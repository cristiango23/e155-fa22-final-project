==> flow/design.v <==
module top(input logic target, n_reset,
		   input logic [3:0] tunnel_p,
		   input logic lose_arch,
		   input logic enable_FSM,
		   output logic v_1, v_2,
		   output logic [6:0] seg7,
		   output logic [2:0] alert_MCU);
	logic reset;
	assign reset = ~n_reset;
	logic [25:0] counter;
	logic int_osc;
	logic clk;
	HSOSC #(.CLKHF_DIV(2'b01)) 
			hf_osc (.CLKHFPU(1'b1), .CLKHFEN(1'b1), .CLKHF(int_osc));
	always_ff @(posedge int_osc) begin
			counter <= counter + 1;
	end
	always_comb begin
			clk <= counter[17];
	end
	logic [3:0] ones, tens, seg7_input;
	assign v_1 = counter[17];
	assign seg7_input = v_2 ? ones : tens;
	assign v_2 = ~v_1;
	sevendecoder dec7(seg7_input, seg7);
	pinball_main pbm(.clk, .reset, .enable_FSM, .tunnel_p, .target, .lose_arch, .alert_MCU, .ones, .tens);
endmodule
module pinball_main(input logic clk, reset, enable_FSM,
	input logic [3:0] tunnel_p,
	input logic target, lose_arch,
	output logic [2:0] alert_MCU,
	output logic [3:0] ones, tens);
	logic enable_score;
	score_module scorem(.clk, .reset, .ones, .tens, .enable_score(enable_score && enable_FSM));
	pinball_fsm pfsm(.clk, .reset, .enable_FSM, .score({tens, ones}), .target, .tunnel_p, .lose_arch, .alert_MCU, .enable_score);
endmodule
module score_module(input logic clk, reset,
		    input logic enable_score,
		    output logic [3:0] ones, tens);
	logic [3:0] next_ones, next_tens;
	always_comb
		if (ones == 9) begin
			next_ones = 0;
			next_tens = tens + 1;
		end
		else begin
			next_ones = ones + 1;
			next_tens = tens;
		end
	flopenr #(8) score_flop(clk, reset, enable_score, {next_ones, next_tens}, {ones, tens});
endmodule
module pinball_fsm(input logic clk, reset, enable_FSM,
				   input logic [7:0] score,									 
				   input logic target,
									 input logic [3:0] tunnel_p,
									 input logic lose_arch,
									 output logic [2:0] alert_MCU,
									 output logic enable_score);
	typedef enum logic [3:0] {Sensing_State, Tunnel_P1_Wait, Tunnel_P1, Tunnel_P2_Wait, Tunnel_P2, Tunnel_P3, Tunnel_P3_Wait, Target_State, Target_Wait, Win_State, Lose_State} statetype;
  statetype state, nextstate;
  always_ff @(posedge clk)
	if (reset) state <= Sensing_State;
	else if (enable_FSM) state <= nextstate;
	else state <= state;
  always_comb
	case(state) 
		Sensing_State: if (score > 8'h07) nextstate = Win_State;  
					   else if (~lose_arch) nextstate = Lose_State;
					   else if (~tunnel_p[1]) nextstate = Tunnel_P1;
					   else if (target) nextstate = Target_State;
					   else nextstate = Sensing_State;
		Tunnel_P1: 		nextstate = Tunnel_P1_Wait;
		Tunnel_P1_Wait: 	   if (~tunnel_p[2]) nextstate = Tunnel_P2;
					   else if (~tunnel_p[0]) nextstate = Sensing_State;
					   else nextstate = Tunnel_P1_Wait;
		Tunnel_P2: 		nextstate = Tunnel_P2_Wait;
		Tunnel_P2_Wait:     if (~tunnel_p[3]) nextstate = Tunnel_P3;
					   else if (~tunnel_p[0]) nextstate = Sensing_State;
					   else nextstate = Tunnel_P2_Wait;
		Tunnel_P3:     nextstate = Tunnel_P3_Wait;
		Tunnel_P3_Wait: if (~tunnel_p[0]) nextstate = Sensing_State;
						else nextstate = Tunnel_P3_Wait;
		Target_State:  nextstate = Target_Wait;
		Target_Wait:   if (target) nextstate = Target_Wait;
					   else nextstate = Sensing_State;
		Win_State:     nextstate = Win_State;
		Lose_State:    nextstate = Lose_State;
		default: nextstate = Sensing_State;
	endcase
	assign enable_score = (state == Target_State | state == Tunnel_P1 | state == Tunnel_P2 | state == Tunnel_P3);
	always_comb
		case(state)
			Sensing_State: alert_MCU = 0;
			Tunnel_P1: alert_MCU = 1;
			Tunnel_P2: alert_MCU = 2;
			Tunnel_P3: alert_MCU = 3;
			Target_State: alert_MCU = 4;
			Win_State: alert_MCU = 5;
			Lose_State: alert_MCU = 6;
			Target_Wait: alert_MCU = 7;
			Tunnel_P1_Wait: alert_MCU = 1;
			Tunnel_P2_Wait: alert_MCU = 2;
			Tunnel_P3_Wait: alert_MCU = 3;
			default: alert_MCU = 0;
		endcase
endmodule
module sevendecoder(input logic [3:0] switch,
					output logic [6:0] seg);
	always_comb
			case(~switch)
			4'b0000: seg = 7'b0001110;
			4'b0001: seg = 7'b0000100;
			4'b0010: seg = 7'b0100001;
			4'b0011: seg = 7'b1000110;
			4'b0100: seg = 7'b0000011;
			4'b0101: seg = 7'b0001000;
			4'b0110: seg = 7'b0011000;
			4'b0111: seg = 7'b0000000;
			4'b1000: seg = 7'b1111000;
			4'b1001: seg = 7'b0000010;
			4'b1010: seg = 7'b0010010;
			4'b1011: seg = 7'b0011001;
			4'b1100: seg = 7'b0110000;
			4'b1101: seg = 7'b0100100;
			4'b1110: seg = 7'b1111001;
			4'b1111: seg = 7'b1000000;
			default: seg = 7'bxxxxxxx;
		endcase
endmodule
module flopenr #(parameter WIDTH = 8)
              (input  logic             clk, reset, en,
               input  logic [WIDTH-1:0] d, 
               output logic [WIDTH-1:0] q);
  always_ff @(posedge clk)
    if (reset)   q <= 0;
    else if (en) q <= d;
    else q <= q;
endmodule
# Tool chain data of pinball_main
# What the tools print for pinball_main, step after step.
# Lines are those of the file above, counted from 1.
# The mark n/a stands for no value.
[design] top="pinball_main" clock_port="clk" lib="sky130hd" pvt_corner="tt_025C_1v80"

# Word level
# Source: Yosys, flattened and elaborated, memories not mapped. Widths are those after wreduce. Print and check cells do not count. Equal cells are merged and count once.
# Memory sizes are those after Yosys's memory passes, which may raise the word count (mostly to a power of two), join words into wider ones and drop unused or constant bits.
[word_totals] mem_bits_ro=48 latchBits=0 input_bits=9 ramBits=0 clocked_rd_ports_x_width=3 mem_count=1 regBits=12 wordCells=38 out_inout_bits=11
[mem_list] name="(name not given)" size=16 word_bits=3 rd=1 write_ports=0 line=92 source="case(state)"
[op_classes] n_mul=0 compare=1 n_shift=0 n_eq=11 mux=14 add_sub_neg=2 logic=3 reduce_and_logical=3 n_div=0
[ops] cell="parallel mux 4 bit (select 11 bit)" count=1
[ops] cell="2-to-1 mux 4 bit" count=9
[ops] cell="== test 4 x 3 -> 1 bit with constant B" count=4
[ops] cell="== test 4 bit with constant B" count=4
[ops] cell="adder 4 x 1 -> 4 bit with constant B" count=2
[ops] cell="== test 4 x 2 -> 1 bit with constant B" count=2
[ops] cell="> comparator 8 x 3 -> 1 bit with constant B" count=1
[ops] cell="2-to-1 mux 3 bit" count=2
[ops] cell="== test 4 x 1 -> 1 bit with constant B" count=1
[ops] cell="logical NOT 4 bit" count=1
[ops] cell="OR 1 bit" count=3
[ops] cell="AND reduction 2 bit" count=1
[ops] cell="2-to-1 mux 2 bit" count=1
[ops] cell="logical AND 1 bit" count=1
[ops] cell="2-to-1 mux 1 bit" count=1

# Depth
# Yosys ltp: most cells in a row. Word level: on the elaborated netlist, between registers, memories and ports. Mapped: between sequential cells and ports; inverters and the memories' decode and read muxes count.
[depth] ltp_word=7 abc_area=0 mapped_depth=12 depth_no_buf=12

# Netlist
# Source: synth_stat.txt of the flow (Yosys; design flattened, memories mapped). It holds for the ABC_AREA given above (unset counts as 0); a run with the other value may have another netlist.
[by_type] type="sky130_fd_sc_hd__dfxtp_1" count=15 type_area_um2=300.288
[by_type] type="sky130_fd_sc_hd__ha_1" count=5 type_area_um2=62.56
[by_type] type="sky130_fd_sc_hd__nor2_1" count=15 type_area_um2=56.304
[by_type] type="sky130_fd_sc_hd__nand2_1" count=11 type_area_um2=41.29
[by_type] type="sky130_fd_sc_hd__a21oi_1" count=8 type_area_um2=40.038
[by_type] type="sky130_fd_sc_hd__nor2b_1" count=5 type_area_um2=31.28
[by_type] type="sky130_fd_sc_hd__inv_1" count=8 type_area_um2=30.029
[by_type] type="sky130_fd_sc_hd__a2111oi_4" count=1 type_area_um2=27.526
[by_type] type="sky130_fd_sc_hd__and3b_1" count=3 type_area_um2=26.275
[by_type] type="sky130_fd_sc_hd__xnor2_1" count=3 type_area_um2=26.275
[by_type] type="sky130_fd_sc_hd__xor2_1" count=3 type_area_um2=26.275
[by_type] type="sky130_fd_sc_hd__nand3_1" count=5 type_area_um2=25.024
[by_type] type="sky130_fd_sc_hd__buf_6" count=2 type_area_um2=22.522
[by_type] type="sky130_fd_sc_hd__or4_4" count=2 type_area_um2=22.522
[by_type] type="sky130_fd_sc_hd__a211oi_4" count=1 type_area_um2=20.019
[by_type] type="sky130_fd_sc_hd__o21ai_0" count=4 type_area_um2=20.019
[by_type] type="sky130_fd_sc_hd__o22ai_1" count=3 type_area_um2=18.768
[by_type] type="sky130_fd_sc_hd__a21oi_4" count=1 type_area_um2=16.266
# Other cell types: 31; their cells: 36.
[mapped] mapped_area_um2=1106.1 cells=131 ff_cells=15 buf_cells=6 seqArea_um2=300.3
# The figures by module come from a second, unflattened synthesis with its own total; it is not the netlist above.
[unflattened] hier_cells=129 hier_area_um2=1081.0
# Rows give one instance, submodules left out.
[modules] module="pinball_fsm" mod_area_um2=646.9 n_cells=84 mod_seq_area_um2=140.1 n_inst=1
[modules] module="flopenr #(WIDTH=8)" mod_area_um2=285.3 n_cells=26 mod_seq_area_um2=160.2 n_inst=1
[modules] module="(name not given)" mod_area_um2=142.6 n_cells=18 mod_seq_area_um2=0.0 n_inst=1
[modules] module="pinball_main" mod_area_um2=6.3 n_cells=1 mod_seq_area_um2=0.0 n_inst=1

# Worst setup path after synthesis
# OpenSTA on the mapped netlist: ideal clock, no wires. The path of least setup slack (recovery checks aside). Input and output delay are each 20% of the period. Register names are those of the netlist, which keeps one name where synthesis merged equal registers.
[synth_path] kind="register to register" start="register (name not given)" end="register (name not given)" launch_ns=0.000 stages=13 delay_ns=2.477 t_arrival_ns=2.402 tclk_ns=4.37 t_required_ns=4.295 path_buffers=0 setup_time_ns=0.075 slack_ns=1.893 synth_period_reached_ns=2.477
# "delay_ns" is the arrival time less input delay plus setup time.
# "stages" counts driving pins, that of a launching flip-flop among them; a cell with two outputs on the path counts twice.
# "synth_period_reached_ns" is the clock period less the worst setup slack; recovery checks do not enter. This is arithmetic on one report: input and output delays are still those of the set period (20% each).
# Between the ends stands the longest chain of elaborated cells between them, by number of cells; it is not shown to be the way that was timed. Of several equally long chains one is given.
# Each line given opens the expression or statement behind the cell; cells for indexed reads and writes are added by Yosys, which also makes memories of some case tables.
[synth_via] cell_sequence="sky130_fd_sc_hd__dfxtp_1 -> sky130_fd_sc_hd__inv_1 -> sky130_fd_sc_hd__ha_1 -> sky130_fd_sc_hd__a211oi_1 -> sky130_fd_sc_hd__nand2_1 -> sky130_fd_sc_hd__nor3_1 -> sky130_fd_sc_hd__nor2_1 -> sky130_fd_sc_hd__o22ai_1 -> sky130_fd_sc_hd__nor2b_1 -> sky130_fd_sc_hd__ha_1 -> sky130_fd_sc_hd__inv_1 -> sky130_fd_sc_hd__mux2_1 -> sky130_fd_sc_hd__o22ai_1" elab_chain_len=5 cone_cells=5 lines_between=2 classes_between="1 x compare; 4 x mux"
[synth_rtl] item="start, declared" line=133 source="output logic [WIDTH-1:0] q);"
[synth_rtl] item="start, assigned" line=136 source="else if (en) q <= d;"
[synth_rtl] item="start, assigned" line=137 source="else q <= q;"
[synth_rtl] item="> comparator 8 x 3 -> 1 bit" line=67
[synth_rtl] item="2-to-1 mux 4 bit" line=67
[synth_rtl] item="parallel mux 4 bit (select 11 bit)" line=66 source="case(state)"
[synth_rtl] item="2-to-1 mux 4 bit x2"

# Worst path after layout
# Path of least setup slack in the final report of entry A (OpenROAD, finished layout, wires in). Where an end is a register, its clock arrival counts in the times.
[layout_path] kind="input to register" start="input tunnel_p[0]" end="register (name not given)" launch_ns=0.50 setup_time_ns=0.07 t_required_ns=2.70 path_buffers=1 tclk_ns=2.49 slack_ns=0.13 in_delay_ns=0.50 t_arrival_ns=2.56 stages=11
# Between the ends stands the longest chain of elaborated cells between them, by number of cells; it is not shown to be the way that was timed. Of several equally long chains one is given.
[layout_via] cell_sequence="sky130_fd_sc_hd__clkdlybuf4s50_1 -> sky130_fd_sc_hd__nand4_1 -> sky130_fd_sc_hd__mux2_2 -> sky130_fd_sc_hd__o22ai_1 -> sky130_fd_sc_hd__nor2_1 -> sky130_fd_sc_hd__o22ai_2 -> sky130_fd_sc_hd__nor2b_2 -> sky130_fd_sc_hd__ha_1 -> sky130_fd_sc_hd__inv_1 -> sky130_fd_sc_hd__mux2_1 -> sky130_fd_sc_hd__o22ai_1" elab_chain_len=5 cone_cells=8 lines_between=6 classes_between="8 x mux"
[layout_rtl] item="start, declared" line=29 source="input logic [3:0] tunnel_p,"
[layout_rtl] item="2-to-1 mux 2 bit" line=78 source="else if (~tunnel_p[0]) nextstate = Sensing_State;"
[layout_rtl] item="2-to-1 mux 4 bit" line=77 source="Tunnel_P2_Wait: if (~tunnel_p[3]) nextstate = Tunnel_P3;"
[layout_rtl] item="parallel mux 4 bit (select 11 bit)" line=66 source="case(state)"
[layout_rtl] item="2-to-1 mux 4 bit x2"

# Below are 2 stored runs of the flow (Yosys, OpenROAD; platform sky130hd) on pinball_main, each with its settings and what was measured, unordered. Constraints: input delay and output delay 20% of the set period each, output load 0.01 pF.
# "achievedPeriod_ns": clock period set for the run, less the worst setup slack. It is reckoned from that one timing run; input and output delays stay at 20% of the period that was set.
# "worstPathTime_ns": the worst setup path's part of the clock period (all of it between registers, 20% less for each end at a port) less its slack. A launch clock that arrives late makes it longer, a capture clock that arrives late makes it shorter.
# "fin_power_mw": no workload was simulated; the value follows from the tool's default switching activity.
run="entry A" settings period_ns=2.49 CORE_UTILIZATION=44 CAP_MARGIN=20 CORE_MARGIN=2 SLEW_MARGIN=20
run="entry A" results synth_chip_area_um2=1106.1 final_die_area_um2=2930.6 cell_area_final_um2=1461.4 layout_utilization_pct=60.1 setup_worst_slack_ns=0.133 final_setup_tns_ns=0.000 timing.hold.ws_ns=0.544 fin_power_mw=0.6162 achievedPeriod_ns=2.357 worstPathTime_ns=1.86 timing.worst_path_kind="input to register"
run="entry B" settings period_ns=3.6 CORE_UTILIZATION=30 PLACE_DENSITY_LB_ADDON=0.07 CORE_ASPECT_RATIO=1.99 CORE_MARGIN=8 CELL_PAD_IN_SITES_GLOBAL_PLACEMENT=3 CELL_PAD_IN_SITES_DETAIL_PLACEMENT=1 TNS_END_PERCENT=5 CAP_MARGIN=20 MAX_ROUTING_LAYER="met4" SLEW_MARGIN=20
run="entry B" results synth_chip_area_um2=1106.1 final_die_area_um2=6001.7 cell_area_final_um2=1367.6 layout_utilization_pct=38.3 setup_worst_slack_ns=0.680 final_setup_tns_ns=0.000 timing.hold.ws_ns=0.512 fin_power_mw=0.4511 achievedPeriod_ns=2.920 worstPathTime_ns=2.92 timing.worst_path_kind="register to register"
